==> flow/design.v <==
module case_norm (
    input  [7:0] in_ch,
    output reg [7:0] up_ch,
    output reg       was_lower
);
  always @(*) begin
    if (in_ch >= "a" && in_ch <= "z") begin
      up_ch = in_ch - 8'd32;
      was_lower = 1'b1;
    end else begin
      up_ch = in_ch;
      was_lower = 1'b0;
    end
  end
endmodule
module case_restore (
    input  [7:0] in_ch,
    input        to_lower,
    output reg [7:0] out_ch
);
  always @(*) begin
    if (to_lower && (in_ch >= "A" && in_ch <= "Z")) begin
      out_ch = in_ch + 8'd32;
    end else begin
      out_ch = in_ch;
    end
  end
endmodule
module cipher_core (
    input        clk,
    input        rst_n,
    input        start,
    input  [7:0] seed_in,
    input  [7:0] ch_in,
    output [7:0] ch_out,
    output       valid_out,
    output       in_table
);
  wire [7:0] up_ch;
  wire was_lower;
  case_norm u_norm(
    .in_ch(ch_in),
    .up_ch(up_ch),
    .was_lower(was_lower)
  );
  wire [7:0] lfsr_state;
  lfsr8 u_lfsr(
    .clk(clk),
    .rst_n(rst_n),
    .load_seed(start),
    .seed(seed_in),
    .state(lfsr_state)
  );
  wire [4:0] P;
  wire found_p;
  wire [4:0] idx_in_tbl;
  wire [7:0] ch_out_tbl;
  assign idx_in_tbl = (found_p) ? (P ^ lfsr_state[4:0]) : 5'd0;
  table32 u_tbl(
    .ch_in(up_ch),
    .idx_out(P),
    .found(found_p),
    .idx_in(idx_in_tbl),
    .ch_out(ch_out_tbl)
  );
  wire [7:0] restored;
  case_restore u_restore(
    .in_ch(ch_out_tbl),
    .to_lower(was_lower),
    .out_ch(restored)
  );
  assign ch_out    = restored;
  assign valid_out = found_p;
  assign in_table  = found_p;
endmodule
module lfsr8 (
    input        clk,
    input        rst_n,
    input        load_seed,
    input  [7:0] seed,
    output reg [7:0] state
);
  wire fb;
  assign fb = state[7] ^ state[5] ^ state[4] ^ state[3];
  always @(posedge clk or negedge rst_n) begin
    if (!rst_n) begin
      state <= 8'h01;
    end else if (load_seed) begin
      state <= (seed == 8'h00) ? 8'h01 : seed;
    end else begin
      state <= {state[6:0], fb};
    end
  end
endmodule
module table32 (
    input  [7:0] ch_in,      
    output reg [4:0] idx_out, 
    output reg       found,   
    input  [4:0] idx_in,     
    output reg [7:0] ch_out   
);
  always @(*) begin
    case (idx_in)
      5'd0:  ch_out = "P";
      5'd1:  ch_out = "A";
      5'd2:  ch_out = "U";
      5'd3:  ch_out = "L";
      5'd4:  ch_out = "B";
      5'd5:  ch_out = "C";
      5'd6:  ch_out = "D";
      5'd7:  ch_out = "E";
      5'd8:  ch_out = "F";
      5'd9:  ch_out = "G";
      5'd10: ch_out = "H";
      5'd11: ch_out = "I";
      5'd12: ch_out = "J";
      5'd13: ch_out = "K";
      5'd14: ch_out = "M";
      5'd15: ch_out = "N";
      5'd16: ch_out = "O";
      5'd17: ch_out = "Q";
      5'd18: ch_out = "R";
      5'd19: ch_out = "S";
      5'd20: ch_out = "T";
      5'd21: ch_out = "V";
      5'd22: ch_out = "W";
      5'd23: ch_out = "X";
      5'd24: ch_out = "Y";
      5'd25: ch_out = "Z";
      5'd26: ch_out = "#";
      5'd27: ch_out = "&";
      5'd28: ch_out = "0";
      5'd29: ch_out = "1";
      5'd30: ch_out = "2";
      5'd31: ch_out = "3";
      default: ch_out = "?";
    endcase
  end
  always @(*) begin
    found = 1'b1;
    case (ch_in)
      "P": begin idx_out = 5'd0;  end
      "A": begin idx_out = 5'd1;  end
      "U": begin idx_out = 5'd2;  end
      "L": begin idx_out = 5'd3;  end
      "B": begin idx_out = 5'd4;  end
      "C": begin idx_out = 5'd5;  end
      "D": begin idx_out = 5'd6;  end
      "E": begin idx_out = 5'd7;  end
      "F": begin idx_out = 5'd8;  end
      "G": begin idx_out = 5'd9;  end
      "H": begin idx_out = 5'd10; end
      "I": begin idx_out = 5'd11; end
      "J": begin idx_out = 5'd12; end
      "K": begin idx_out = 5'd13; end
      "M": begin idx_out = 5'd14; end
      "N": begin idx_out = 5'd15; end
      "O": begin idx_out = 5'd16; end
      "Q": begin idx_out = 5'd17; end
      "R": begin idx_out = 5'd18; end
      "S": begin idx_out = 5'd19; end
      "T": begin idx_out = 5'd20; end
      "V": begin idx_out = 5'd21; end
      "W": begin idx_out = 5'd22; end
      "X": begin idx_out = 5'd23; end
      "Y": begin idx_out = 5'd24; end
      "Z": begin idx_out = 5'd25; end
      "#": begin idx_out = 5'd26; end
      "&": begin idx_out = 5'd27; end
      "0": begin idx_out = 5'd28; end
      "1": begin idx_out = 5'd29; end
      "2": begin idx_out = 5'd30; end
      "3": begin idx_out = 5'd31; end
      default: begin
        found = 1'b0;
        idx_out = 5'd0;
      end
    endcase
  end
endmodule
# == Tool chain data of cipher_core ==
# What the tools print for cipher_core, step after step.
# Lines are those of the file above, counted from 1.
# Operators: Yosys type, input widths -> output width; for muxes data width and select width s.
# Library cell names are shortened.
# Not given: n/a
# inputs
top,cipher_core
clk_port,clk
library,sky130hd
corner,tt_025C_1v80

# == Word-level counts ==
# Source: Yosys, flattened and elaborated, memories not mapped. Widths are those after wreduce; folded enables and synchronous resets count as part of the registers. Registers that Yosys merges into a memory's read port (data or address) are not register bits. Print and check cells do not count. Equal cells are merged and count once.
# Yosys's memory passes give these memory sizes; they may raise the number of words (mostly to a power of two), join words into wider ones and drop unused or constant bits.
# bits
regBits,8
romBits,992
memories,2
out_inout_bits,10
wordCells,24
# memory_table
name,size,width,read_ports,write_ports,line_no,rtl
(no name shown),128,6,1,0,141,case (ch_in)
(no name shown),32,7,1,0,103,case (idx_in)
# op_classes
add_sub_neg,2
n_cmp,4
mux,7
n_logic,4
n_reduce_logical,4
# ops
cell,count
$mux 8,4
$ge 8x7->1 const B,2
$le 8x7->1 const B,2
$add 8x6->8 const B,1
$sub 8x6->8 const B,1
$logic_not 8->1,1
$mux 6,1
$xor 5x5->5,1
$mux 5,1
$xor 1x1->1,3
$logic_and 1x1->1,3
$mux 1,1

# == Logic depth ==
# Longest topological path by Yosys (ltp), each cell counted once; first at word level (registers and memories cut), then after technology mapping (sequential cells cut; the memories' decode and read muxes count).
# depth
ltp_word,6
abc_area,0
ltp_mapped,19
ltp_nobuf,18

# == After synthesis ==
# Yosys stat after the flow's synthesis: flattened, memories mapped to cells. It holds for the ABC_AREA given above (unset counts as 0); a run with the other value may have another netlist.
# synth_totals
cells,206
synth_area_um2,1784.2
seq_area_um2,201.4
flip_flops,8
# by_type
cell_type,count,area_total_um2
ha_1,24,300.288
dfrtp_1,7,175.168
mux2_2,8,90.086
mux2i_1,9,90.086
o21ai_0,11,55.053
nor2_1,14,52.55
xnor2_1,6,52.55
nand2_1,13,48.797
inv_1,11,41.29
o41ai_2,2,32.531
nand2b_1,5,31.28
nor2b_1,5,31.28
nor3b_1,4,30.029
o211a_1,3,30.029
o211ai_1,4,30.029
xor2_4,1,27.526
dfstp_2,1,26.275
a21oi_1,5,25.024
# Other cell types: 50; their cells: 73.
# By module: a second synthesis without flattening, with its own total; a netlist apart from the flattened one above.
# unflattened
cells_unflattened,198
area_unflattened_um2,1572.8
# Rows give one instance, submodules left out.
# modules
module,n_inst,n_cells,area_um2,seq_area_um2
table32,1,125,883.3,0.0
lfsr8,1,23,337.8,201.4
case_norm,1,20,141.4,0.0
case_restore,1,19,127.6,0.0
cipher_core,1,11,82.6,0.0

# == Timing after synthesis ==
# OpenSTA on the mapped netlist: ideal clock, no wires. The path of least setup slack (recovery checks aside). Input and output delay are each 20% of the period. Register names are those of the netlist, which keeps one name where synthesis merged equal registers.
# synth_path
kind,input to output
start,in ch_in[1]
end,out ch_out[6]
period_ns,10.5
in_delay_ns,2.100
out_delay_ns,2.100
launch_ns,2.100
t_arrival_ns,5.715
required_ns,8.400
path_slack_ns,2.685
path_delay_ns,3.615
path_stages,17
period_less_setup_slack_ns,7.815
# "path_delay_ns" = arrival - input delay + setup time.
# A path that ends at an output port has no setup time.
# "path_stages": output pins that drive a net of the path, with the launching flip-flop's if there is one; two outputs of one cell count as two.
# "period_less_setup_slack_ns" is the clock period less the worst setup slack; recovery checks do not enter. This is arithmetic on one report: input and output delays are still those of the set period (20% each).
# Between the ends stands the longest chain of elaborated cells between them, by number of cells; it is not shown to be the way that was timed. Of several equally long chains one is given.
# A line is the first line of the expression or statement that the cell stems from. Yosys adds cells for indexed reads and writes and turns some case tables into memories.
# The chain passes a memory read, where the word-level depth is cut; so it can be longer than that depth.
# synth_via
path_cell_list,inv_1 > ha_1 > or4b_4 > nor2_4 > o41ai_2 > o31a_1 > or2_1 > buf_6 > or2_2 > ha_1 > mux2_2 > mux2_2 > o22ai_2 > inv_2 > nor4_2 > a22oi_2 > a21oi_1
elab_chain_len,12
# synth_rtl
item,line_no,rtl
"start, declared",34,"input  [7:0] ch_in,"
$ge 8x7->1,7,"if (in_ch >= ""a"" && in_ch <= ""z"") begin"
$logic_and 1x1->1,7,
$mux 8,7,
$mem_v2 128x6,141,case (ch_in)
$mux 6,141,
$xor 5x5->5,58,assign idx_in_tbl = (found_p) ? (P ^ lfsr_state[4:0]) : 5'd0;
$mux 5,58,
$mem_v2 32x7,103,case (idx_in)
$ge 8x7->1,22,"if (to_lower && (in_ch >= ""A"" && in_ch <= ""Z"")) begin"
$logic_and 1x1->1 x2,22,
$mux 8,22,
"end, declared",35,"output [7:0] ch_out,"

# == Timing after layout ==
# Path of least setup slack in the final report of entry A (OpenROAD, finished layout, wires in). Where an end is a register, its clock arrival counts in the times.
# layout_path
kind,input to output
start,in ch_in[1]
end,out ch_out[7]
period_ns,4.19
in_delay_ns,0.84
out_delay_ns,0.84
launch_ns,0.84
t_arrival_ns,4.68
required_ns,3.35
path_slack_ns,-1.33
path_stages,21
# Between the ends stands the longest chain of elaborated cells between them, by number of cells; it is not shown to be the way that was timed. Of several equally long chains one is given.
# The chain passes a memory read, where the word-level depth is cut; so it can be longer than that depth.
# layout_via
path_cell_list,buf_6 > buf_8 > inv_12 > ha_4 > or4b_4 > nor2_4 > o41ai_4 > o31a_1 > or2_4 > clkinv_8 > and2_4 > inv_4 > buf_4 > ha_1 > o211ai_1 > a32oi_1 > o21ai_2 > a21o_1 > a22oi_2 > o211a_1 > buf_2
elab_chain_len,12
# layout_rtl
item,line_no,rtl
"start, declared",34,"input  [7:0] ch_in,"
$ge 8x7->1,7,"if (in_ch >= ""a"" && in_ch <= ""z"") begin"
$logic_and 1x1->1,7,
$mux 8,7,
$mem_v2 128x6,141,case (ch_in)
$mux 6,141,
$xor 5x5->5,58,assign idx_in_tbl = (found_p) ? (P ^ lfsr_state[4:0]) : 5'd0;
$mux 5,58,
$mem_v2 32x7,103,case (idx_in)
$ge 8x7->1,22,"if (to_lower && (in_ch >= ""A"" && in_ch <= ""Z"")) begin"
$logic_and 1x1->1 x2,22,
$mux 8,22,
"end, declared",35,"output [7:0] ch_out,"

# Below are 2 stored runs of the flow (Yosys, OpenROAD; platform sky130hd) on cipher_core, each with its settings and what was measured, unordered. Constraints: input delay and output delay 20% of the set period each, output load 0.01 pF.
# By "timing.achieved_period_ns" is meant the clock period of the run minus its worst setup slack. This is arithmetic on one report: input and output delays are still those of the set period (20% each).
# "critical_path_time_ns" is the time allowed to the run's worst setup path (the clock period less input and output delay, where it has them) less its slack. Clock arrival times count: a late capture clock shortens it, a late launch clock lengthens it.
# "fin_power_w" rests on the timing tool's default activity at the inputs, not on a simulated workload.
# A setting shown as - is not set for that run.
stored run,period_ns,CORE_UTILIZATION,SETUP_SLACK_MARGIN,PLACE_DENSITY,CORE_ASPECT_RATIO,CORE_MARGIN,CELL_PAD_IN_SITES_DETAIL_PLACEMENT,GPL_TIMING_DRIVEN,CAP_MARGIN,SLEW_MARGIN,MIN_ROUTING_LAYER,timing.achieved_period_ns,critical_path_time_ns,worst_setup_path_type,post_route_stdcell_area_um2,hold_worst_slack_ns,final_util_pct,tns_setup_ns,final_die_area_um2,fin_power_w,final_setup_ws_ns,synth_chip_area_um2
entry A,4.19,22,0.13,0.89,0.87,3,1,1,35,40,met2,5.518,3.84,input to output,3220.6,0.493,42.5,-8.518,9229.5,0.0006636,-1.328,1784.2
entry B,6.39,54,-,-,-,2,-,-,20,20,-,6.385,3.83,input to output,2859.0,0.533,92.1,0.000,3779.8,0.0003661,0.005,1784.2
